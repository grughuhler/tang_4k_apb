==> flow/design.v <==
module some_registers
  (
   input wire        pclk,
   input wire        preset_n,
   input wire        penable,
   input wire [7:0]  paddr,
   input wire        pwrite,
   input wire [31:0] pwdata,
   input wire [3:0]  pstrb,
   input wire [2:0]  pprot,
   input wire        psel,
   output reg [31:0] prdata,
   output reg        pready
);
   wire [1:0]        wordaddr;
   reg [31:0]        registers[3:2];  
   assign wordaddr = paddr[3:2];
   always @(posedge pclk or negedge preset_n)
     if(!preset_n) begin
        pready <= 1'b0;
     end else begin
        if (psel & !penable) begin
           if (pwrite) begin
              if (pstrb[0]) registers[wordaddr][7:0] <= pwdata[7:0];
              if (pstrb[1]) registers[wordaddr][15:8] <= pwdata[15:8];
              if (pstrb[2]) registers[wordaddr][23:16] <= pwdata[23:16];
              if (pstrb[3]) registers[wordaddr][31:24] <= pwdata[31:24];
           end else begin
              prdata <= registers[wordaddr];
           end
           pready <= 1'b1;
        end else begin 
           pready <= 1'b0;
        end
     end
endmodule
Tool chain data of some_registers
What the tools print for some_registers, step after step.
Line numbers count from 1 in the design file above.
Library cell names are shortened.
{"block": "inputs", "top_module": "some_registers", "clock": "pclk", "library": "sky130hd", "lib_corner": "tt_025C_1v80"}

Word-level counts
Source: Yosys, flattened and elaborated. Widths are those after wreduce. Registers that Yosys merges into a memory's read port (data or address) are not register bits. Print and check cells do not count. Equal cells are merged and count once.
{"block": "word_totals", "reg_bits": 161, "output_inout_bits": 33, "wordCells": 44}
{"block": "classes", "eq_ne": 3, "muxes": 2, "reduce_and_logical": 19, "logic": 2}
{"block": "ops", "op": "32-bit parallel mux with 4-bit select", "n": 1}
{"block": "ops", "op": "5-bit AND reduction", "n": 16}
{"block": "ops", "op": "2-bit == test with constant B", "n": 2}
{"block": "ops", "op": "3-bit AND reduction", "n": 1}
{"block": "ops", "op": "2-bit by 1-bit == test with 1-bit output with constant B", "n": 1}
{"block": "ops", "op": "2-bit zero test", "n": 1}
{"block": "ops", "op": "1-bit AND", "n": 1}
{"block": "ops", "op": "1-bit inverter", "n": 1}
{"block": "ops", "op": "1-bit zero test", "n": 1}
{"block": "ops", "op": "1-bit 2-to-1 mux", "n": 1}

Logic depth
Depth = most cells in a row (Yosys ltp): at word level without a register or memory, in the mapped netlist without a sequential cell, where the memories' decode and read muxes count.
{"block": "depth", "word_depth": 3, "ABC_AREA": 0, "depth_mapped": 4, "depth_no_buf": 2}

Netlist
The flow's flattened synthesis, as Yosys stat reports it; memories are mapped. The netlist is that of the ABC_AREA named above (0 if unset); the other value can give another one.
The area totals of this step are shown rounded.
{"block": "types", "cell_type": "edfxtp_1", "n": 160}
{"block": "types", "cell_type": "mux4_2", "n": 32}
{"block": "types", "cell_type": "nor3_1", "n": 12}
{"block": "types", "cell_type": "dfrtp_1", "n": 1}
{"block": "types", "cell_type": "nor4_1", "n": 4}
{"block": "types", "cell_type": "buf_6", "n": 2}
{"block": "types", "cell_type": "buf_2", "n": 4}
{"block": "types", "cell_type": "inv_1", "n": 4}
{"block": "types", "cell_type": "nand2b_1", "n": 2}
{"block": "types", "cell_type": "and3b_1", "n": 1}
{"block": "types", "cell_type": "nand4b_1", "n": 1}
{"block": "types", "cell_type": "buf_4", "n": 1}
{"block": "types", "cell_type": "nor2b_1", "n": 1}
{"block": "types", "cell_type": "buf_1", "n": 1}
{"block": "types", "cell_type": "clkbuf_1", "n": 1}
{"block": "types", "cell_type": "nand2_1", "n": 1}
{"block": "mapped", "buffers": 9, "area_um2": 5748, "seqArea_um2": 4830, "ff_cells": 161, "stdcells": 228}

Timing after synthesis
Path of least setup slack by OpenSTA after synthesis, without wires, with an ideal clock, recovery checks aside; 20% of the period is set as input and as output delay. Where synthesis merged equal registers, the netlist keeps one of their names.
{"block": "synth_timing", "path_kind": "input to register", "startpoint": "input port paddr[3]", "endpoint": "register registers[0][0]", "tclk_ns": 1.9, "input_delay_ns": 0.380, "delay_ns": 1.653, "t_first_pin_ns": 0.380, "t_required_ns": 1.505, "driving_pins": 3, "path_slack_ns": -0.133, "arrival_time_ns": 1.638, "n_path_buf": 2, "synth_period_reached_ns": 2.033}
"delay_ns" is the arrival time less input delay plus setup time.
"driving_pins" counts driving pins, that of a launching flip-flop among them; a cell with two outputs on the path counts twice.
"synth_period_reached_ns" is the clock period less the worst setup slack; recovery checks do not enter. This is arithmetic on one report: input and output delays are still those of the set period (20% each).
The rows between start and end are the longest chain of elaborated cells between them; the timing report does not say that the signal goes this way. Where chains are equally long, one stands for them.
Each line given opens the expression or statement behind the cell; cells for indexed reads and writes are added by Yosys, which also makes memories of some case tables.
{"block": "synth_between", "path_cell_list": "buf_2 > buf_2 > nor4_1", "elab_chain_len": 2, "cone_cells": 2, "classes_between": "2 x reduce/logical"}
{"block": "synth_lines", "item": "start, declared", "line_no": 6, "rtl": "input wire [7:0]  paddr,"}
{"block": "synth_lines", "item": "2-bit zero test", "line_no": 24, "rtl": "if (pstrb[0]) registers[wordaddr][7:0] <= pwdata[7:0];"}
{"block": "synth_lines", "item": "5-bit AND reduction"}
{"block": "synth_lines", "item": "end, assigned", "line_no": 24}
{"block": "synth_lines", "item": "end, declared", "line_no": 16, "rtl": "reg [31:0]        registers[3:2];"}

Timing after layout
Path of least setup slack in the final report of run 1 (OpenROAD, finished layout, wires in). Where an end is a register, its clock arrival counts in the times.
{"block": "layout_timing", "path_kind": "register to output", "startpoint": "register prdata[29]", "endpoint": "output port prdata[29]", "arrival_time_ns": 1.36, "t_first_pin_ns": 0.43, "n_path_buf": 1, "path_slack_ns": 1.12, "driving_pins": 2, "output_delay_ns": 0.62, "tclk_ns": 3.1, "t_required_ns": 2.48}
{"block": "layout_between", "path_cell_list": "edfxtp_1 > clkdlybuf4s50_1", "elab_chain_len": 0, "cone_cells": 0, "cone_lines": 0}
{"block": "layout_lines", "item": "start, declared", "line_no": 12, "rtl": "output reg [31:0] prdata,"}
{"block": "layout_lines", "item": "start, assigned", "line_no": 29, "rtl": "prdata <= registers[wordaddr];"}
{"block": "layout_lines", "item": "end, declared", "line_no": 12}

Add stored flow runs of some_registers

Measured data: module some_registers, platform sky130hd, 2 stored runs of the flow under differing settings, order arbitrary. Input and output delays are each 20% of the period that was set; the output load is 0.01 pF.
"achieved_period_ns" means the clock period less the worst setup slack. The figure is calculated, with input and output delays left at 20% of the set period.
"worst_path_allowed_less_slack_ns": the worst setup path's part of the clock period (all of it between registers, 20% less for each end at a port) less its slack. A launch clock that arrives late makes it longer, a capture clock that arrives late makes it shorter.
"final_power_w" rests on the timing tool's default activity at the inputs, not on a simulated workload.
Measured values are rounded.

{"run": "run 1", "settings": { "period_ns": 3.1, "CAP_MARGIN": 20, "CORE_MARGIN": 2, "CORE_UTILIZATION": 40, "SLEW_MARGIN": 20 }, "results": { "achieved_period_ns": 1.977, "final_power_w": 0.00451, "fin_tns_ns": 0.000, "worst_path_allowed_less_slack_ns": 1.36, "worst_setup_path_type": "register to output", "setup_ws_ns": 1.123, "finish.utilization_pct": 53.0, "final_die_area_um2": 15340, "post_synth_area_um2": 5748 }}
{"run": "run 2", "settings": { "period_ns": 1.24, "CORE_UTILIZATION": 68, "PLACE_DENSITY_LB_ADDON": 0.27, "CORE_ASPECT_RATIO": 0.53, "CELL_PAD_IN_SITES_DETAIL_PLACEMENT": 0, "CAP_MARGIN": 10, "MIN_ROUTING_LAYER": "met2", "MAX_ROUTING_LAYER": "met5", "CORE_MARGIN": 2, "SLEW_MARGIN": 20 }, "outcome": "stopped before the end: clock tree synthesis reported DPL-0033"}
