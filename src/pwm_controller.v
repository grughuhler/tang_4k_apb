==> flow/design.v <==
module pwm_controller
  (
   input wire        pclk,
   input wire        preset_n,
   input wire        penable,
   input wire [7:0]  paddr,
   input wire        pwrite,
   input wire [31:0] pwdata,
   input wire [3:0]  pstrb,
   input wire [2:0]  pprot,
   input wire        psel,
   output reg [31:0] prdata,
   output reg        pready,
   output wire       pwm_out
);
   reg [31:0]        counter;
   reg [31:0]        counter_limit;  
   reg [31:0]        on_limit;       
   assign pwm_out = counter < on_limit;
   always @(posedge pclk or negedge preset_n)
     if(!preset_n) begin
        pready <= 1'b0;
        counter <= 32'b0;
        counter_limit <= 32'b0;
        on_limit <= 32'b0;
     end else begin
        if (psel & !penable) begin
           if (pwrite) begin
              if (paddr == 8'h0)
                counter_limit <= pwdata;
              else
                on_limit <= pwdata;
           end else begin
              if (paddr == 8'h0)
                prdata <= counter_limit;
              else
                prdata <= on_limit;
           end
           pready <= 1'b1;
        end else begin 
           pready <= 1'b0;
        end
        if (counter >= counter_limit)
          counter <= 32'b0;
        else
          counter <= counter + 32'b1;
     end
endmodule
# --- Reports on pwm_controller ---
# Tool output for the design above, in the order of the flow.
# Line numbers count from 1 in the design file above.
# Cell names lack the library's common part.
inputs:
  design: "pwm_controller"
  clock_port: "pclk"
  cell_library: "sky130hd"
  corner: "tt_025C_1v80"

# --- Word-level counts ---
# Source: Yosys, flattened and elaborated, memories not mapped. Widths are those after wreduce. Registers that Yosys merges into a memory's read port (data or address) are not register bits. Print and check cells do not count. Equal cells are merged and count once.
op_classes:
  compare: 2
  add_sub_neg: 1
  muxes: 3
  n_reduce_logical: 5
  bitwise: 3
ops:
  columns: ["operator", "count"]
  rows:
  - ["32-bit 2-to-1 mux", 2]
  - ["32-bit by 1-bit adder with 32-bit output with constant B", 1]
  - ["32-bit >= comparator", 1]
  - ["32-bit < comparator", 1]
  - ["3-bit AND reduction", 3]
  - ["8-bit zero test", 1]
  - ["1-bit NOT", 2]
  - ["1-bit bitwise AND", 1]
  - ["1-bit zero test", 1]
  - ["1-bit 2-to-1 mux", 1]
word_totals:
  output_inout_bits: 34
  input_bits: 52
  register_bits: 129

# --- Depth ---
# Yosys ltp: most cells in a row. Word level: on the elaborated netlist, between registers, memories and ports. Mapped: between sequential cells and ports; inverters and the memories' decode and read muxes count.
logic_depth:
  depth_word: 3
  abc_area: 0
  depth_mapped: 9

# --- After synthesis ---
# Source: synth_stat.txt of the flow (Yosys; design flattened, memories mapped). It holds for the ABC_AREA given above (unset counts as 0); a run with the other value may have another netlist.
# The area totals of this step are shown rounded.
types:
  columns: ["cell", "count"]
  rows:
  - ["dfrtp_1", 97]
  - ["edfxtp_1", 32]
  - ["ha_1", 64]
  - ["mux2_2", 34]
  - ["nand2_1", 81]
  - ["o21ai_0", 53]
  - ["inv_1", 65]
  - ["nor2_2", 30]
  - ["xor2_1", 19]
  - ["a21oi_1", 20]
  - ["nand3_1", 20]
  - ["a21o_1", 13]
  - ["xnor2_1", 11]
  - ["nand4_1", 15]
  - ["o21ai_1", 15]
  - ["clkbuf_1", 14]
  - ["nor2_1", 12]
  - ["and3_1", 7]
# Other cell types: 24; their cells: 42.
mapped:
  n_buf: 20
  mapped_cells: 644
  ffs: 129
  synth_area_um2: 6800
  sequential_area_um2: 3390

# --- Timing after synthesis ---
# OpenSTA on the mapped netlist: ideal clock, no wires. The path of least setup slack (recovery checks aside). Input and output delay are each 20% of the period. Register names are those of the netlist, which keeps one name where synthesis merged equal registers.
synth_timing:
  path_kind: "flip-flop to output port"
  startpoint: "register counter[13]"
  endpoint: "output port pwm_out"
  t_first_pin_ns: 0.000
  path_buffers: 0
  tclk_ns: 3.29
  driving_pins: 7
  output_delay_ns: 0.658
  required_ns: 2.632
  slack_ns: 1.006
  delay_ns: 1.626
  arrival_ns: 1.626
  period_less_setup_slack_ns: 2.284
# "delay_ns" is the arrival time less input delay plus setup time.
# A path that ends at an output port has no setup time.
# "driving_pins" counts driving pins, that of a launching flip-flop among them; a cell with two outputs on the path counts twice.
# "period_less_setup_slack_ns" is the clock period less the worst setup slack; recovery checks do not enter. This is arithmetic on one report: input and output delays are still those of the set period (20% each).
# Between the ends stands the longest chain of elaborated cells between them, by number of cells; it is not shown to be the way that was timed. Of several equally long chains one is given.
# A line is the first line of the expression or statement that the cell stems from. Yosys adds cells for indexed reads and writes and turns some case tables into memories.
# At most two assigning lines are given for a register; there are more.
synth_between:
  path_cell_list: "dfrtp_1 > ha_1 > a21o_1 > a21o_1 > a221oi_1 > a21oi_1 > nor3_1"
  elab_chain_len: 1
synth_rtl:
  columns: ["item", "line", "text"]
  rows:
  - ["start, declared", 16, "reg [31:0]        counter;"]
  - ["start, assigned", 23, "counter <= 32'b0;"]
  - ["start, assigned", 46, "counter <= counter + 32'b1;"]
  - ["32-bit < comparator", 19, "assign pwm_out = counter < on_limit;"]
  - ["end, declared", 14, "output wire       pwm_out"]

# --- Path in the finished layout ---
# From the final timing report of entry B: the path of least setup slack in the routed layout; clock arrival at registers is part of the times.
layout_timing:
  path_kind: "flip-flop to output port"
  startpoint: "register counter[3]"
  endpoint: "output port pwm_out"
  path_buffers: 1
  driving_pins: 8
  required_ns: 3.24
  tclk_ns: 4.05
  t_first_pin_ns: 0.41
  slack_ns: 0.40
  arrival_ns: 2.84
  output_delay_ns: 0.81
# Between the ends stands the longest chain of elaborated cells between them, by number of cells; it is not shown to be the way that was timed. Of several equally long chains one is given.
# At most two assigning lines are given for a register; there are more.
layout_between:
  path_cell_list: "dfrtp_1 > ha_1 > a21oi_1 > o21ai_0 > a221oi_1 > a21oi_1 > nor3_1 > clkdlybuf4s50_1"
  elab_chain_len: 1
layout_rtl:
  columns: ["item", "line", "text"]
  rows:
  - ["start, declared", 16, "reg [31:0]        counter;"]
  - ["start, assigned", 23, "counter <= 32'b0;"]
  - ["start, assigned", 46, "counter <= counter + 32'b1;"]
  - ["32-bit < comparator", 19, "assign pwm_out = counter < on_limit;"]
  - ["end, declared", 14, "output wire       pwm_out"]

Ticket comment

Measured data: module pwm_controller, platform sky130hd, 2 stored runs of the flow under differing settings, order arbitrary. Input and output delays are each 20% of the period that was set; the output load is 0.01 pF.
"period_reached_ns": clock period set for the run, less the worst setup slack. It is reckoned from that one timing run; input and output delays stay at 20% of the period that was set.
"worst_setup_path_time_ns" is the time allowed to the run's worst setup path (the clock period less input and output delay, where it has them) less its slack. Clock arrival times count: a late capture clock shortens it, a late launch clock lengthens it.
"design_power_uw" rests on the timing tool's default activity at the inputs, not on a simulated workload.
The measured numbers are rounded.

--- entry A ---
==> flow/run.sh <==
#!/bin/bash
# the make line also repeats the synthesis and layout settings of config.mk as NAME=value (left out here)
make -C /OpenROAD-flow-scripts/flow DESIGN_CONFIG=/design/flow/config.mk WORK_HOME=/design/flow/orfs CLKGATE_MAP_FILE= finish
==> flow/config.mk <==
export PLATFORM = sky130hd
export DESIGN_NAME = pwm_controller
export DESIGN_NICKNAME = pwm_controller
export VERILOG_FILES = /design/flow/design.v
export SDC_FILE = /design/flow/constraint.sdc
export NUM_CORES = 4
export LEC_CHECK = 0
export ABC_AREA = 1
export CAP_MARGIN = 20
export CELL_PAD_IN_SITES_GLOBAL_PLACEMENT = 1
export CORE_ASPECT_RATIO = 1.6
export CORE_MARGIN = 2
export CORE_UTILIZATION = 63
export MAX_ROUTING_LAYER = met5
export PLACE_DENSITY_LB_ADDON = 0.06
export SETUP_SLACK_MARGIN = 0.29
export SLEW_MARGIN = 20
export TNS_END_PERCENT = 25
==> flow/constraint.sdc <==
create_clock -name core_clock -period 4.52 [get_ports {pclk}]
set_input_delay 0.9040 -clock core_clock [delete_from_list [all_inputs] [get_ports {pclk}]]
set_output_delay 0.9040 -clock core_clock [all_outputs]
set_load 0.01 [all_outputs]

==> results, as YAML <==
outcome: "incomplete, placement halted on FLW-0024"

--- entry B ---
==> flow/run.sh <==
#!/bin/bash
# the make line also repeats the synthesis and layout settings of config.mk as NAME=value (left out here)
make -C /OpenROAD-flow-scripts/flow DESIGN_CONFIG=/design/flow/config.mk WORK_HOME=/design/flow/orfs CLKGATE_MAP_FILE= finish
==> flow/config.mk <==
export PLATFORM = sky130hd
export DESIGN_NAME = pwm_controller
export DESIGN_NICKNAME = pwm_controller
export VERILOG_FILES = /design/flow/design.v
export SDC_FILE = /design/flow/constraint.sdc
export NUM_CORES = 4
export LEC_CHECK = 0
export ABC_AREA = 0
export CAP_MARGIN = 15
export CELL_PAD_IN_SITES_GLOBAL_PLACEMENT = 0
export CORE_ASPECT_RATIO = 0.65
export CORE_MARGIN = 6
export CORE_UTILIZATION = 70
export CTS_CLUSTER_DIAMETER = 162
export GPL_ROUTABILITY_DRIVEN = 0
export PLACE_DENSITY_LB_ADDON = 0.19
export SLEW_MARGIN = 0
export TNS_END_PERCENT = 40
==> flow/constraint.sdc <==
create_clock -name core_clock -period 4.05 [get_ports {pclk}]
set_input_delay 0.8100 -clock core_clock [delete_from_list [all_inputs] [get_ports {pclk}]]
set_output_delay 0.8100 -clock core_clock [all_outputs]
set_load 0.01 [all_outputs]

==> results, as YAML <==
results:
  design_power_uw: 3410
  worst_setup_path_time_ns: 2.84
  worst_path_kind: "flip-flop to output port"
  post_synth_area_um2: 6800
  design.die.area_um2: 12300
  layout_stdcell_area_um2: 8210
  total_negative_slack_ns: 0.000
  period_reached_ns: 3.646
  post_route_util_pct: 88.8
  setup_ws_ns: 0.404
